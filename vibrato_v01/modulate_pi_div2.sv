==> flow/design.v <==
module modulate_pi_div2
#(
  parameter int G_DWIDTH = 24
)
(
  input  logic clk,
  input  logic reset,
  input  logic enable,
  input  logic [G_DWIDTH-1:0] din_re,
  input  logic [G_DWIDTH-1:0] din_im,
  input  logic                din_valid,
  output logic                din_ready,
  output logic [G_DWIDTH-1:0] dout_re,
  output logic [G_DWIDTH-1:0] dout_im,
  output logic                dout_valid,
  input  logic                dout_ready
);
  typedef enum
  {
    SM_INIT,
    SM_GET_INPUT,
    SM_SEND_OUTPUT
  } state_t;
  state_t state;
  logic unsigned [1:0] counter;
  logic [G_DWIDTH-1:0] din_re_store;
  logic [G_DWIDTH-1:0] din_im_store;
  always @ (posedge clk) begin
    if (reset == 1 || enable == 0) begin
      din_ready   <= 0;
      dout_valid  <= 0;
      counter     <= 0;
      state       <= SM_INIT;
    end
    else begin
      case (state)
        SM_INIT : begin
          din_ready <= 1;
          state     <= SM_GET_INPUT;
        end
        SM_GET_INPUT : begin
          if (din_valid & din_ready == 1) begin
            din_re_store  <= din_re;
            din_im_store  <= din_im;
            din_ready     <= 0;
            dout_valid    <= 1;
            state         <= SM_SEND_OUTPUT;
          end
        end
        SM_SEND_OUTPUT : begin
          if (dout_valid & dout_ready == 1) begin
            din_ready     <= 1;
            dout_valid    <= 0;
            counter       <= counter + 1;
            state         <= SM_GET_INPUT;
          end
        end
      endcase
    end
  end
  always_comb begin
    case (counter)
      0 : begin
        dout_re = din_re_store;
        dout_im = din_im_store;
      end
      1 : begin
        dout_re = -signed'(din_im_store);
        dout_im = din_re_store;
      end
      2 : begin
        dout_re = -signed'(din_re_store);
        dout_im = -signed'(din_im_store);
      end
      default : begin
        dout_re = din_im_store;
        dout_im = -signed'(din_re_store);
      end
    endcase
  end
endmodule
# --- From RTL to reports: modulate_pi_div2 ---
# What the tools print for modulate_pi_div2, step after step.
# Line numbers count from 1 in the design file above.
# Cell names lack the library's common part.
setup:
  top: "modulate_pi_div2"
  clock_port: "clk"
  cell_library: "sky130hd"
  pvt_corner: "tt_025C_1v80"

# --- Word-level counts ---
# Source: Yosys, flattened and elaborated, memories not mapped. Widths are those after wreduce. Registers that Yosys merges into a memory's read port (data or address) are not register bits. Print and check cells do not count. Equal cells are merged and count once.
bits:
  latchBits: 0
  rom_bits: 0
  mem_bits_rw: 0
  input_bits: 53
  reg_bits: 84
  output_inout_bits: 50
  wordCells: 39
  n_memories: 0
  clocked_rd_ports_x_width: 0
op_classes:
  n_div: 0
  shift: 0
  multipliers: 0
  bitwise: 4
  muxes: 11
  n_reduce_logical: 9
  equal: 6
  addsub: 3
  cmp: 0
op_table:
  columns: ["op", "n"]
  rows:
  - ["24-bit case mux with 3-bit select", 2]
  - ["32-bit case mux with 3-bit select", 1]
  - ["32-bit two-way mux", 2]
  - ["24-bit negator", 2]
  - ["32-bit by 1-bit equality test with 1-bit output (second input constant)", 1]
  - ["32-bit by 2-bit equality test with 1-bit output (second input constant)", 1]
  - ["32-bit zero test", 1]
  - ["3-bit AND reduction", 3]
  - ["2-bit inequality test (second input constant)", 2]
  - ["1-bit two-way mux", 4]
  - ["3-bit nonzero test", 1]
  - ["1-bit case mux with 3-bit select", 1]
  - ["1-bit bitwise AND", 2]
  - ["1-bit inverter", 2]
  - ["2-bit by 1-bit adder with 2-bit output (second input constant)", 1]
  - ["2-bit by 1-bit equality test with 1-bit output (second input constant)", 1]
  - ["2-bit equality test (second input constant)", 1]
  - ["2-bit zero test", 1]
  - ["2-bit AND reduction", 1]
  - ["2-bit nonzero test", 1]
  - ["1-bit case mux with 2-bit select", 1]
  - ["1-bit logical OR", 1]

# --- Longest topological paths ---
# Depth = most cells in a row (Yosys ltp): at word level without a register or memory, in the mapped netlist without a sequential cell, where the memories' decode and read muxes count.
logic_depth:
  depth_word: 4
  abc_area: 0
  mapped_depth: 9
  ltp_nobuf: 7

# --- Mapped cells and area ---
# The flow's flattened synthesis, as Yosys stat reports it; memories are mapped. The netlist is that of the ABC_AREA named above (0 if unset); the other value can give another one.
by_type:
  columns: ["cell_type", "n"]
  rows:
  - ["edfxtp_1", 48]
  - ["a21oi_1", 44]
  - ["xnor2_1", 25]
  - ["nor2_1", 54]
  - ["clkbuf_1", 41]
  - ["dfxtp_1", 7]
  - ["nand2_1", 33]
  - ["a221o_1", 12]
  - ["a222oi_1", 11]
  - ["o21ai_0", 20]
  - ["inv_1", 26]
  - ["a221oi_1", 10]
  - ["nor3_1", 17]
  - ["or4_1", 11]
  - ["a31oi_1", 12]
  - ["ha_1", 6]
  - ["mux2i_1", 7]
  - ["nand4_1", 11]
# Not listed: further types 46, cells in them 122.
synth_totals:
  mapped_cells: 517
  ff_cells: 55
  n_buf: 49
  seqArea_mm2: 0.0015815
  yosys_area_mm2: 0.0044105

# --- Path before layout ---
# Path of least setup slack by OpenSTA after synthesis, without wires, with an ideal clock, recovery checks aside; 20% of the period is set as input and as output delay. Where synthesis merged equal registers, the netlist keeps one of their names.
synth_path:
  path_type: "in2reg"
  start: "in reset"
  end: "reg din_im_store[0]"
  t_required_ns: 3.316
  t_first_pin_ns: 0.754
  period_ns: 3.77
  arrival_time_ns: 3.084
  driving_pins: 3
  slack_ns: 0.233
  path_delay_ns: 2.784
  synth_period_reached_ns: 3.537
# "path_delay_ns" is the arrival time less input delay plus setup time.
# "driving_pins": output pins that drive a net of the path, with the launching flip-flop's if there is one; two outputs of one cell count as two.
# "synth_period_reached_ns" = period - worst setup slack (recovery checks aside). The figure is calculated, with input and output delays left at 20% of the set period.
# Between the ends stands the longest chain of elaborated cells between them, by number of cells; it is not shown to be the way that was timed. Of several equally long chains one is given.
# A line is the first line of the expression or statement that the cell stems from. Yosys adds cells for indexed reads and writes and turns some case tables into memories.
synth_via:
  cell_sequence: "nand2b_1 > clkbuf_1 > nor2_1"
  elab_chain_len: 3
  cells_between: 3
  lines_between: 1
  cone_classes: "logic: 1; reduce/logical: 2"
synth_rtl:
  columns: ["item", "line_no", "text"]
  rows:
  - ["start, declared", 7, "input  logic reset,"]
  - ["1-bit logical OR", 29, "if (reset == 1 || enable == 0) begin"]
  - ["1-bit inverter", null, null]
  - ["3-bit AND reduction", null, null]
  - ["end, assigned", 44, "din_im_store  <= din_im;"]
  - ["end, declared", 27, "logic [G_DWIDTH-1:0] din_im_store;"]

# --- Timing after layout ---
# From the final timing report of run A: the path of least setup slack in the routed layout; clock arrival at registers is part of the times.
layout_path:
  path_type: "reg2out"
  start: "reg din_im_store[15]"
  end: "out dout_re[20]"
  period_ns: 3.61
  t_required_ns: 2.89
  driving_pins: 7
  slack_ns: -0.14
  arrival_time_ns: 3.02
  output_delay_ns: 0.72
  t_first_pin_ns: 0.32
# Between the ends stands the longest chain of elaborated cells between them, by number of cells; it is not shown to be the way that was timed. Of several equally long chains one is given.
layout_via:
  cell_sequence: "edfxtp_1 > or3_1 > or2_4 > o31ai_1 > a211o_1 > o211a_1 > clkdlybuf4s50_1"
  elab_chain_len: 2
  cells_between: 2
  cone_classes: "add/sub: 1; mux: 1"
layout_rtl:
  columns: ["item", "line_no", "text"]
  rows:
  - ["start, declared", 27, "logic [G_DWIDTH-1:0] din_im_store;"]
  - ["start, assigned", 44, "din_im_store  <= din_im;"]
  - ["24-bit negator", 68, "dout_re = -signed'(din_im_store);"]
  - ["24-bit case mux with 3-bit select", 62, "case (counter)"]
  - ["end, declared", 13, "output logic [G_DWIDTH-1:0] dout_re,"]

==> runs of modulate_pi_div2 <==
Below are 2 stored runs of the flow (Yosys, OpenROAD; platform sky130hd) on modulate_pi_div2, each with its settings and what was measured, unordered. Constraints: input delay and output delay 20% of the set period each, output load 0.01 pF.
"timing.achieved_period_ns": clock period set for the run, less the worst setup slack. It is reckoned from that one timing run; input and output delays stay at 20% of the period that was set.
By "worst_path_allowed_less_slack_ns" is meant the share of the clock period that the worst setup path is allowed (20% is reserved at inputs, 20% at outputs), minus its slack. Clock arrival times at its registers enter into it.
"power.total_uw" is the tool's figure for a default switching activity; nothing was simulated.

--- run A ---
==> flow/run.sh <==
#!/bin/bash
# the make line also repeats the synthesis and layout settings of config.mk as NAME=value (left out here)
make -C /OpenROAD-flow-scripts/flow DESIGN_CONFIG=/design/flow/config.mk WORK_HOME=/design/flow/orfs CLKGATE_MAP_FILE= finish
==> flow/config.mk <==
export PLATFORM = sky130hd
export DESIGN_NAME = modulate_pi_div2
export DESIGN_NICKNAME = modulate_pi_div2
export VERILOG_FILES = /design/flow/design.v
export SDC_FILE = /design/flow/constraint.sdc
export NUM_CORES = 4
export LEC_CHECK = 0
export CAP_MARGIN = 0
export CORE_MARGIN = 2
export CORE_UTILIZATION = 57
export CTS_CLUSTER_DIAMETER = 321
export GPL_TIMING_DRIVEN = 1
export MAX_ROUTING_LAYER = met4
export MIN_ROUTING_LAYER = met1
export PLACE_DENSITY_LB_ADDON = 0.09
export SETUP_SLACK_MARGIN = -0.13
export SLEW_MARGIN = 20
==> flow/constraint.sdc <==
create_clock -name core_clock -period 3.61 [get_ports {clk}]
set_input_delay 0.7220 -clock core_clock [delete_from_list [all_inputs] [get_ports {clk}]]
set_output_delay 0.7220 -clock core_clock [all_outputs]
set_load 0.01 [all_outputs]

==> results, as YAML <==
results:
  synthArea_mm2: 0.0044105
  worst_path_allowed_less_slack_ns: 3.02
  critical_path_kind: "reg2out"
  setup_ws_ns: -0.135
  power.total_uw: 1187
  final_die_area_mm2: 0.0084576
  timing.achieved_period_ns: 3.745
  final_hold_ws_ns: 0.521
  finish.stdcell_area_mm2: 0.006231
  setupTns_ns: -0.330
  post_route_util_frac: 0.819

--- run B ---
==> flow/run.sh <==
#!/bin/bash
# the make line also repeats the synthesis and layout settings of config.mk as NAME=value (left out here)
make -C /OpenROAD-flow-scripts/flow DESIGN_CONFIG=/design/flow/config.mk WORK_HOME=/design/flow/orfs CLKGATE_MAP_FILE= finish
==> flow/config.mk <==
export PLATFORM = sky130hd
export DESIGN_NAME = modulate_pi_div2
export DESIGN_NICKNAME = modulate_pi_div2
export VERILOG_FILES = /design/flow/design.v
export SDC_FILE = /design/flow/constraint.sdc
export NUM_CORES = 4
export LEC_CHECK = 0
export CAP_MARGIN = 20
export CORE_MARGIN = 2
export CORE_UTILIZATION = 28
export SLEW_MARGIN = 20
==> flow/constraint.sdc <==
create_clock -name core_clock -period 4.03 [get_ports {clk}]
set_input_delay 0.8060 -clock core_clock [delete_from_list [all_inputs] [get_ports {clk}]]
set_output_delay 0.8060 -clock core_clock [all_outputs]
set_load 0.01 [all_outputs]

==> results, as YAML <==
results:
  synthArea_mm2: 0.0044105
  worst_path_allowed_less_slack_ns: 3.17
  critical_path_kind: "reg2out"
  setup_ws_ns: 0.058
  power.total_uw: 1160
  final_die_area_mm2: 0.0167715
  timing.achieved_period_ns: 3.972
  final_hold_ws_ns: 0.497
  finish.stdcell_area_mm2: 0.0060658
  setupTns_ns: 0.000
  post_route_util_frac: 0.396
